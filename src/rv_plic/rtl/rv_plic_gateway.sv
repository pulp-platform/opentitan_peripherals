==> flow/design.v <==
package i2c_pkg;
  typedef enum logic [1:0] {
    AcqData = 2'b00,
    AcqStart = 2'b01,
    AcqStop = 2'b10,
    AcqRestart = 2'b11
  } i2c_acq_byte_id_e;
endpackage : i2c_pkg
module rv_plic_gateway #(
  parameter int N_SOURCE = 32
) (
  input clk_i,
  input rst_ni,
  input [N_SOURCE-1:0] src_i,
  input [N_SOURCE-1:0] le_i,       
  input [N_SOURCE-1:0] claim_i,  
  input [N_SOURCE-1:0] complete_i,  
  output logic [N_SOURCE-1:0] ip_o
);
  logic [N_SOURCE-1:0] ia;     
  logic [N_SOURCE-1:0] set;    
  logic [N_SOURCE-1:0] src_q;
  always_ff @(posedge clk_i or negedge rst_ni) begin
    if (!rst_ni) src_q <= '0;
    else         src_q <= src_i;
  end
  always_comb begin
    for (int i = 0 ; i < N_SOURCE; i++) begin
      set[i] = (le_i[i]) ? src_i[i] & ~src_q[i] : src_i[i] ;
    end
  end
  always_ff @(posedge clk_i or negedge rst_ni) begin
    if (!rst_ni) begin
      ip_o <= '0;
    end else begin
      ip_o <= (ip_o | (set & ~ia & ~ip_o)) & (~(ip_o & claim_i));
    end
  end
  always_ff @(posedge clk_i or negedge rst_ni) begin
    if (!rst_ni) begin
      ia <= '0;
    end else begin
      ia <= (ia | (set & ~ia)) & (~(ia & complete_i & ~ip_o));
    end
  end
endmodule
---- Tool chain data of rv_plic_gateway ----
Tool output for the design above, in the order of the flow.
Lines are those of the file above, counted from 1.
Operators carry their Yosys type and port widths (W data, S select, Z words).
Cell names lack the library's common part.
The mark - stands for no value.
inputs
  top ..................................... rv_plic_gateway
  clock ................................... clk_i
  cell library ............................ sky130hd
  timing corner ........................... tt_025C_1v80

---- Elaborated design ----
Counts by Yosys on the flattened word-level netlist (proc, flatten, opt, wreduce; memories kept). Register bits leave out memories and registers merged into their read ports (data or address); mux counts leave out enables and synchronous resets folded into registers. Print and check cells are left out. Cells with the same type and inputs are merged into one.
bit counts
  bits in registers ....................... 96
  memory bits (read-only) ................. 0
  RAM bits ................................ 0
  memories kept ........................... 0
  output and inout bits ................... 32
  clocked read ports x word width ......... 0
  latch bits .............................. 0
operators by class
  magnitude comparators ................... 0
  muxes and demuxes ....................... 32
  add/sub/neg operators ................... 0
  eq/ne operators ......................... 0
  div/mod/pow operators ................... 0
  reduce/logical cells .................... 0
  shifts and indexed selects .............. 0
  bitwise logic cells ..................... 77
  multipliers ............................. 0
operator list
  kind              count
  $and A32 B32 Y32  7
  $not A32 Y32      4
  $or A32 B32 Y32   2
  $and A1 B1 Y1     32
  $not A1 Y1        32
  $mux W1           32

---- Logic depth ----
Longest topological path by Yosys (ltp), each cell counted once; first at word level (registers and memories cut), then after technology mapping (sequential cells cut; the memories' decode and read muxes count).
depth
  word-level depth ........................ 7
  ABC_AREA ................................ 0
  depth in mapped cells ................... 2

---- Netlist ----
The flow's flattened synthesis, as Yosys stat reports it; memories are mapped. The netlist is that of the ABC_AREA named above (0 if unset); the other value can give another one.
Totals and module areas in this step are rounded.
cell types
  cell type  count
  dfrtp_1    96
  o31ai_2    32
  a21bo_2    32
  mux2i_1    32
  nand2b_1   32
  nor2b_1    32
synthesis totals
  flip-flop cells ......................... 96
  buffer cells ............................ 0
  area of sequential cells ................ 2400 µm²
  chip area (Yosys) ....................... 3840 µm²
  standard cells after synthesis .......... 256

---- Path before layout ----
Path of least setup slack by OpenSTA after synthesis, without wires, with an ideal clock, recovery checks aside; 20% of the period is set as input and as output delay. Where synthesis merged equal registers, the netlist keeps one of their names.
path post-synthesis
  kind .................................... reg2reg
  from .................................... register src_q[0]
  to ...................................... register ip_o[0]
  arrival ................................. 680 ps
  library setup time ...................... 92 ps
  stages .................................. 3
  clock period ............................ 742 ps
  data required time ...................... 650 ps
  delay of the path ....................... 772 ps
  setup slack ............................. -30 ps
  time at the first pin ................... 0 ps
  synthesis period reached ................ 772 ps
"delay of the path" is the arrival time less input delay plus setup time.
"stages" counts driving pins, that of a launching flip-flop among them; a cell with two outputs on the path counts twice.
"synthesis period reached" = period - worst setup slack (recovery checks aside). The figure is calculated, with input and output delays left at 20% of the set period.
Between the ends stands the longest chain of elaborated cells between them, by number of cells; it is not shown to be the way that was timed. Of several equally long chains one is given.
Each line given opens the expression or statement behind the cell; cells for indexed reads and writes are added by Yosys, which also makes memories of some case tables.
on the way, post-synthesis
  cells stage by stage .................... dfrtp_1 a21bo_2 o31ai_2
  length of the longest elaborated chain .. 7
  elaborated cells between the ends (all ways) .. 7
  those cells by class .................... 1 x mux; 6 x logic
ends and longest elaborated chain, post-synthesis
  what                 line  text
  from (decl)          22    logic [N_SOURCE-1:0] src_q;
  from (assign)        24    if (!rst_ni) src_q <= '0;
  from (assign)        25    else         src_q <= src_i;
  $not A1 Y1           29    set[i] = (le_i[i]) ? src_i[i] & ~src_q[i] : src_i[i] ;
  $and A1 B1 Y1        29
  $mux W1              29
  $and A32 B32 Y32 x2  36    ip_o <= (ip_o | (set & ~ia & ~ip_o)) & (~(ip_o & claim_i));
  $or A32 B32 Y32      36
  $and A32 B32 Y32     36
  to (assign)          34    ip_o <= '0;
  to (assign)          36
  to (decl)            18    output logic [N_SOURCE-1:0] ip_o

---- Path in the finished layout ----
From the final timing report of run A: the path of least setup slack in the routed layout; clock arrival at registers is part of the times.
The path's times are printed in steps of 10 ps; the period is the one set.
path post-layout
  kind .................................... reg2out
  from .................................... register ip_o[21]
  to ...................................... output ip_o[21]
  data required time ...................... 630 ps
  arrival ................................. 900 ps
  stages .................................. 2
  setup slack ............................. -260 ps
  time at the first pin ................... 340 ps
  clock period ............................ 793 ps
on the way, post-layout
  cells stage by stage .................... dfrtp_1 buf_2
  length of the longest elaborated chain .. 0
  elaborated cells between the ends (all ways) .. 0
  RTL lines with such cells ............... 0
ends and longest elaborated chain, post-layout
  what           line  text
  from (decl)    18    output logic [N_SOURCE-1:0] ip_o
  from (assign)  34    ip_o <= '0;
  from (assign)  36    ip_o <= (ip_o | (set & ~ia & ~ip_o)) & (~(ip_o & claim_i));
  to (decl)      18

Design rv_plic_gateway on sky130hd. What follows are 2 stored runs of the flow, each under its own settings; their order means nothing. The constraints put input and output delay at 20% of the set period each and load the outputs with 0.01 pF.
"achieved period" is the run's clock period less its worst setup slack. It is reckoned from that one timing run; input and output delays stay at 20% of the period that was set.
By "power" is meant OpenSTA's value without simulated activity: inputs other than the clock are taken to toggle once in ten clock periods, and the tool carries that through the logic.
Measured values are rounded.

======== run A ========
==> flow/run.sh <==
#!/bin/bash
# the make line also repeats the synthesis and layout settings of config.mk as NAME=value (left out here)
make -C /OpenROAD-flow-scripts/flow DESIGN_CONFIG=/design/flow/config.mk WORK_HOME=/design/flow/orfs CLKGATE_MAP_FILE= finish
==> flow/config.mk <==
export PLATFORM = sky130hd
export DESIGN_NAME = rv_plic_gateway
export DESIGN_NICKNAME = rv_plic_gateway
export VERILOG_FILES = /design/flow/design.v
export SDC_FILE = /design/flow/constraint.sdc
export NUM_CORES = 4
export LEC_CHECK = 0
export CAP_MARGIN = 20
export CORE_MARGIN = 2
export CORE_UTILIZATION = 21
export SLEW_MARGIN = 20
==> flow/constraint.sdc <==
create_clock -name core_clock -period 0.793 [get_ports {clk_i}]
set_input_delay 0.1586 -clock core_clock [delete_from_list [all_inputs] [get_ports {clk_i}]]
set_output_delay 0.1586 -clock core_clock [all_outputs]
set_load 0.01 [all_outputs]

-------- measured, run A --------
  die outline area ........................ 19400 µm²
  post-layout utilization ................. 0.37
  post-synthesis cell area ................ 3840 µm²
  smallest setup slack .................... -261 ps
  achieved period ......................... 1054 ps
  power ................................... 15100 µW

======== run B ========
==> flow/run.sh <==
#!/bin/bash
# the make line also repeats the synthesis and layout settings of config.mk as NAME=value (left out here)
make -C /OpenROAD-flow-scripts/flow DESIGN_CONFIG=/design/flow/config.mk WORK_HOME=/design/flow/orfs CLKGATE_MAP_FILE= finish
==> flow/config.mk <==
export PLATFORM = sky130hd
export DESIGN_NAME = rv_plic_gateway
export DESIGN_NICKNAME = rv_plic_gateway
export VERILOG_FILES = /design/flow/design.v
export SDC_FILE = /design/flow/constraint.sdc
export NUM_CORES = 4
export LEC_CHECK = 0
export CAP_MARGIN = 10
export CELL_PAD_IN_SITES_DETAIL_PLACEMENT = 1
export CORE_ASPECT_RATIO = 1.55
export CORE_MARGIN = 4
export CORE_UTILIZATION = 63
export CTS_CLUSTER_DIAMETER = 256
export GPL_ROUTABILITY_DRIVEN = 0
export PLACE_DENSITY_LB_ADDON = 0.16
export SLEW_MARGIN = 20
export TNS_END_PERCENT = 95
==> flow/constraint.sdc <==
create_clock -name core_clock -period 0.989 [get_ports {clk_i}]
set_input_delay 0.1978 -clock core_clock [delete_from_list [all_inputs] [get_ports {clk_i}]]
set_output_delay 0.1978 -clock core_clock [all_outputs]
set_load 0.01 [all_outputs]

-------- run B --------
  incomplete, placement halted on FLW-0024
